==> flow/design.v <==
`timescale 1ns / 1ps
module dec_counter(
    input clk,
    input reset,
    output reg [7:0] out
    );
	reg [20:0] count;
	always @ (posedge clk)	 
	begin
		if(count == 999999)
			count <= 0;
		else
			count <= count + 1;
	end
	wire clk_en;
	assign clk_en = (count == 0);
	always @(posedge clk, posedge reset)
	begin
		if(reset)	 
			out <= 0;
		else if(clk_en)
			if(out[3:0] == 9)	 
			begin
				if(out[7:4] == 9)	 
					out <= 0;
				else
				begin
					out[7:4] <= out[7:4] + 1;	 
					out[3:0] <= 0;
				end
			end
			else
				out[3:0] <= out[3:0] + 1;	 
	end
endmodule
---- From RTL to reports: dec_counter ----
The steps from the RTL of dec_counter to its reports follow in flow order.
Line numbers count from 1 in the design file above.
Library cell names are shortened.
A cell with - has no value.
set-up
  top ..................................... dec_counter
  clock port .............................. clk
  library ................................. sky130hd
  timing corner ........................... tt_025C_1v80

---- After elaboration ----
Counts by Yosys on the flattened word-level netlist (proc, flatten, opt, wreduce; memories kept). Register bits leave out memories and registers merged into their read ports (data or address); mux counts leave out enables and synchronous resets folded into registers. Print and check cells are left out. Cells with the same type and inputs are merged into one.
bit counts
  register bits after elaboration ......... 29
  bits of input ports ..................... 2
  output and inout bits ................... 8
  word-level cells ........................ 13
operators by class
  add/sub/neg operators ................... 3
  equality and inequality tests ........... 3
  multiplexer cells ....................... 2
  reduce/logical cells .................... 2
operator list
  cell                                              count
  adder 21 x 1 -> 21 bit (second input constant)    1
  == test 21 x 20 -> 1 bit (second input constant)  1
  zero test 21 bit                                  1
  adder 4 x 1 -> 4 bit (second input constant)      2
  == test 4 bit (second input constant)             2
  2-to-1 mux 4 bit                                  2
  AND reduction 2 bit                               1

---- Depth ----
Depth = most cells in a row (Yosys ltp): at word level without a register or memory, in the mapped netlist without a sequential cell, where the memories' decode and read muxes count.
depth
  word-level depth ........................ 2
  ABC_AREA ................................ 0
  depth in mapped cells ................... 7
  depth with buffers taken out ............ 7

---- Netlist ----
Source: synth_stat.txt of the flow (Yosys; design flattened, memories mapped). It holds for the ABC_AREA given above (unset counts as 0); a run with the other value may have another netlist.
synthesis totals
  standard cells after synthesis .......... 134
  mapped area ............................. 1,346.3 µm²
  sequential area ......................... 620.6 µm²
  flip-flops .............................. 29
  buffer cells ............................ 1
cell types
  cell      count  total area (µm²)
  dfxtp_1   21     420.403
  dfrtp_1   8      200.192
  xor2_1    11     96.342
  xnor2_1   8      70.067
  nor2_1    16     60.058
  nand4_1   8      50.048
  nand3_1   9      45.043
  nand2_1   10     37.536
  or4_4     3      33.782
  xnor2_2   2      32.531
  ha_1      2      25.024
  nor4_4    1      21.27
  nand3b_4  1      20.019
  nor3_1    4      20.019
  inv_1     5      18.768
  and4_1    2      17.517
  mux2_4    1      15.014
  nand3b_1  2      15.014
Other cell types: 17; their cells: 20.

---- Worst setup path after synthesis ----
OpenSTA on the mapped netlist: ideal clock, no wires. The path of least setup slack (recovery checks aside). Input and output delay are each 20% of the period. Register names are those of the netlist, which keeps one name where synthesis merged equal registers.
timing path after synthesis
  path kind ............................... register to register
  start point ............................. reg count[18]
  end point ............................... reg out[1]
  clock period ............................ 2.79 ns
  library setup time ...................... 0.125 ns
  time at the first pin ................... 0.000 ns
  arrival ................................. 1.768 ns
  data required time ...................... 2.665 ns
  slack ................................... 0.897 ns
  delay of the path ....................... 1.893 ns
  stages .................................. 5
  path buffers ............................ 0
  synthesis period reached ................ 1.893 ns
"delay of the path" is the arrival time less input delay plus setup time.
"stages": output pins that drive a net of the path, with the launching flip-flop's if there is one; two outputs of one cell count as two.
"synthesis period reached" is the clock period less the worst setup slack; recovery checks do not enter. This is arithmetic on one report: input and output delays are still those of the set period (20% each).
Between the ends stands the longest chain of elaborated cells between them, by number of cells; it is not shown to be the way that was timed. Of several equally long chains one is given.
A line is the first line of the expression or statement that the cell stems from. Yosys adds cells for indexed reads and writes and turns some case tables into memories.
At most two assigning lines are given for a register; there are more.
on the way, after synthesis
  cells stage by stage .................... dfxtp_1 -> or4_4 -> nor4_4 -> and3_4 -> mux2_4
  length of the longest elaborated chain .. 1
  elaborated cells on any way between the ends .. 1
  source lines of those cells ............. 1
  those cells by class .................... reduce/logical: 1
RTL lines, path after synthesis
  element             RTL line  text
  start: declaration  7         reg [20:0] count;
  start: assignment   11        count <= 0;
  start: assignment   13        count <= count + 1;
  zero test 21 bit    16        assign clk_en = (count == 0);
  end: assignment     20        out <= 0;
  end: assignment     33        out[3:0] <= out[3:0] + 1;
  end: declaration    5         output reg [7:0] out

---- Path in the finished layout ----
From the final timing report of record 1: the path of least setup slack in the routed layout; clock arrival at registers is part of the times.
timing path after layout
  path kind ............................... register to output
  start point ............................. reg out[1]
  end point ............................... out out[1]
  clock period ............................ 3.28 ns
  output delay ............................ 0.66 ns
  time at the first pin ................... 0.33 ns
  arrival ................................. 1.43 ns
  data required time ...................... 2.62 ns
  slack ................................... 1.20 ns
  stages .................................. 2
  path buffers ............................ 1
At most two assigning lines are given for a register; there are more.
on the way, after layout
  cells stage by stage .................... dfrtp_1 -> clkdlybuf4s50_1
  length of the longest elaborated chain .. 0
  elaborated cells on any way between the ends .. 0
  source lines of those cells ............. 0
RTL lines, path after layout
  element             RTL line  text
  start: declaration  5         output reg [7:0] out
  start: assignment   20        out <= 0;
  start: assignment   33        out[3:0] <= out[3:0] + 1;
  end: declaration    5

Measured results for dec_counter: 2 stored runs of the Yosys and OpenROAD flow on sky130hd. The settings differ; the order carries no meaning. The constraints put input and output delay at 20% of the set period each and load the outputs with 0.01 pF.
"time on the worst setup path" is the time allowed to the run's worst setup path (the clock period less input and output delay, where it has them) less its slack. Clock arrival times count: a late capture clock shortens it, a late launch clock lengthens it.
"power" rests on the timing tool's default activity at the inputs, not on a simulated workload.

---- record 1 ----
settings
  period_ns = 3.28
  CORE_UTILIZATION = 69
  SETUP_SLACK_MARGIN = 0.34
  PLACE_DENSITY = 0.64
  CORE_ASPECT_RATIO = 0.59
  TNS_END_PERCENT = 90
  GPL_ROUTABILITY_DRIVEN = 1
  CTS_CLUSTER_DIAMETER = 151
  CAP_MARGIN = 10
  MAX_ROUTING_LAYER = met4
  CORE_MARGIN = 2
  SLEW_MARGIN = 20
results
  standard-cell area after routing ........ 1,522.7 µm²
  mapped cell area after synthesis ........ 1,346.3 µm²
  power ................................... 582.3 uW
  overall die area ........................ 2,332.9 µm²
  worst hold slack in the final report .... 0.476 ns
  time on the worst setup path ............ 1.43 ns
  type of the worst setup path ............ register to output
  total negative slack on setup checks .... 0.000 ns
  lowest setup slack ...................... 1.197 ns

---- record 2 ----
settings
  period_ns = 1.08
  CORE_UTILIZATION = 20
  SETUP_SLACK_MARGIN = 0.02
  PLACE_DENSITY_LB_ADDON = 0.22
  HOLD_SLACK_MARGIN = 0.22
  CORE_ASPECT_RATIO = 0.81
  CORE_MARGIN = 2
  CELL_PAD_IN_SITES_GLOBAL_PLACEMENT = 0
  ABC_AREA = 0
  GPL_TIMING_DRIVEN = 1
  GPL_ROUTABILITY_DRIVEN = 0
  CTS_CLUSTER_DIAMETER = 388
  SLEW_MARGIN = 40
  CAP_MARGIN = 20
results
  standard-cell area after routing ........ 2,234.6 µm²
  mapped cell area after synthesis ........ 1,346.3 µm²
  power ................................... 1,929 uW
  overall die area ........................ 7,407.2 µm²
  worst hold slack in the final report .... 0.511 ns
  time on the worst setup path ............ 1.96 ns
  type of the worst setup path ............ register to register
  total negative slack on setup checks .... -13.807 ns
  lowest setup slack ...................... -0.885 ns
