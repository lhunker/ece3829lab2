==> flow/design.v <==
`timescale 1ns / 1ps
module dac_driver(
	input clk,
	input [7:0] dac_data,
	input [7:0] dac_control,
	input dac_begin,
	output dac_sout,
	output dac_sync
	);
		reg dac_sync = 1;
		reg running = 0;
		assign dac_sout = shift[15];
		reg [3:0] counter = 4'b0000;
		reg [15:0] shift;
		always @ (negedge clk)
			if(dac_sync & dac_begin)	 
				begin
				shift <= {dac_control, dac_data};
				dac_sync <= 1'b0;
				counter <= 4'b0000;
				running <= 1'b1;
				end
			else if(counter != 4'b1111 & running)	 
				begin
				counter <= counter + 1'b1;
				shift <= {shift[14:0], 1'b0};
				end
			else							 
				begin
				dac_sync <= 1'b1;
				running <= 1'b0;
				end
endmodule
### Reports on dac_driver

The steps from the RTL of dac_driver to its reports follow in flow order.
Lines are those of the file above, counted from 1.
Operators: Yosys type, input widths -> output width; for muxes data width and select width s.
Cell names lack the library's common part.
A cell with n/a has no value.

| set-up | value |
|---|---|
| top module | dac_driver |
| clock | clk |
| cell library | sky130hd |
| corner | tt_025C_1v80 |

### Word-level counts

Yosys after proc, flatten, opt, wreduce and memory -nomap, before mapping. Memory bits, and registers merged into a memory's read port (data or address), are not among the register bits. Print and check cells are not counted. Equal cells are merged and count once.

| storage and ports | value |
|---|---|
| register bits after elaboration | 22 |
| input bits | 18 |
| output and inout port bits | 2 |
| elaborated cells | 11 |

| operators by class | value |
|---|---|
| $add $sub $neg | 1 |
| equality and inequality tests | 1 |
| muxes and demuxes | 2 |
| bitwise logic cells | 2 |
| reductions and logical operators | 1 |

Operator list:

| cell | number |
|---|---|
| $mux 16 | 2 |
| $add 4x1->4 const B | 1 |
| $ne 4x4->1 const B | 1 |
| $and 1x1->1 | 2 |
| $reduce_bool 2->1 | 1 |

### Depth

Longest topological path by Yosys (ltp), each cell counted once; first at word level (registers and memories cut), then after technology mapping (sequential cells cut; the memories' decode and read muxes count).

| depth | value |
|---|---|
| word-level depth | 4 |
| ABC_AREA | 0 |
| depth in mapped cells | 4 |
| mapped depth without buffers | 4 |

### Mapped cells and area

Yosys stat after the flow's synthesis: flattened, memories mapped to cells. It holds for the ABC_AREA given above (unset counts as 0); a run with the other value may have another netlist.
Totals and module areas in this step are rounded.

| mapped netlist | value |
|---|---|
| mapped cells | 61 |
| mapped area | 0.000981 mm2 |
| sequential part of the area | 0.000601 mm2 |
| flip-flops | 22 |
| buffers | 2 |

Cell types:

| cell | number | total area (um2) |
|---|---|---|
| edfxtp_1 | 16 | 480.461 |
| mux2_4 | 14 | 210.202 |
| dfxtp_1 | 6 | 120.115 |
| buf_6 | 2 | 22.522 |
| nand2_1 | 6 | 22.522 |
| mux2i_1 | 2 | 20.019 |
| a221oi_1 | 2 | 17.517 |
| ha_1 | 1 | 12.512 |
| mux2_2 | 1 | 11.261 |
| and3_2 | 1 | 7.507 |
| inv_1 | 2 | 7.507 |
| o21a_1 | 1 | 7.507 |
| or2b_1 | 1 | 7.507 |
| and3_1 | 1 | 6.256 |
| nand2_2 | 1 | 6.256 |
| nand4_1 | 1 | 6.256 |
| a21oi_1 | 1 | 5.005 |
| nand3_1 | 1 | 5.005 |
| nor3_1 | 1 | 5.005 |

# Flow runs of dac_driver

dac_driver through Yosys and OpenROAD on sky130hd: 2 stored runs, unordered, with their settings and measured results. The constraints put input and output delay at 20% of the set period each and load the outputs with 0.01 pF.
By "power consumption" is meant OpenSTA's value without simulated activity: inputs other than the clock are taken to toggle once in ten clock periods, and the tool carries that through the logic.
Values from the reports are rounded here.
Settings: - = not set for that run.

| stored run | period_ns | CAP_MARGIN | CORE_MARGIN | CORE_UTILIZATION | SLEW_MARGIN | SETUP_SLACK_MARGIN | PLACE_DENSITY | CELL_PAD_IN_SITES_DETAIL_PLACEMENT | TNS_END_PERCENT | ABC_AREA | CTS_CLUSTER_SIZE | MIN_ROUTING_LAYER | power consumption (W) | area inside the die boundary (mm2) | post-route worst hold slack (ns) | setup slack of the critical path (ns) | total negative setup slack (ns) | synthesized cell area (mm2) | utilization after layout |
|---|---|---|---|---|---|---|---|---|---|---|---|---|---|---|---|---|---|---|---|
| flow run A | 3.7 | 20 | 2 | 40 | 20 | - | - | - | - | - | - | - | 0.00108 | 0.00286 | 0.483 | 0.127 | 0.000 | 0.000981 | 0.598 |
| flow run B | 5.21 | 15 | 5 | 30 | 10 | -0.26 | 0.53 | 0 | 70 | 0 | 17 | met2 | 0.000753 | 0.00451 | 0.489 | 0.145 | 0.000 | 0.000981 | 0.434 |
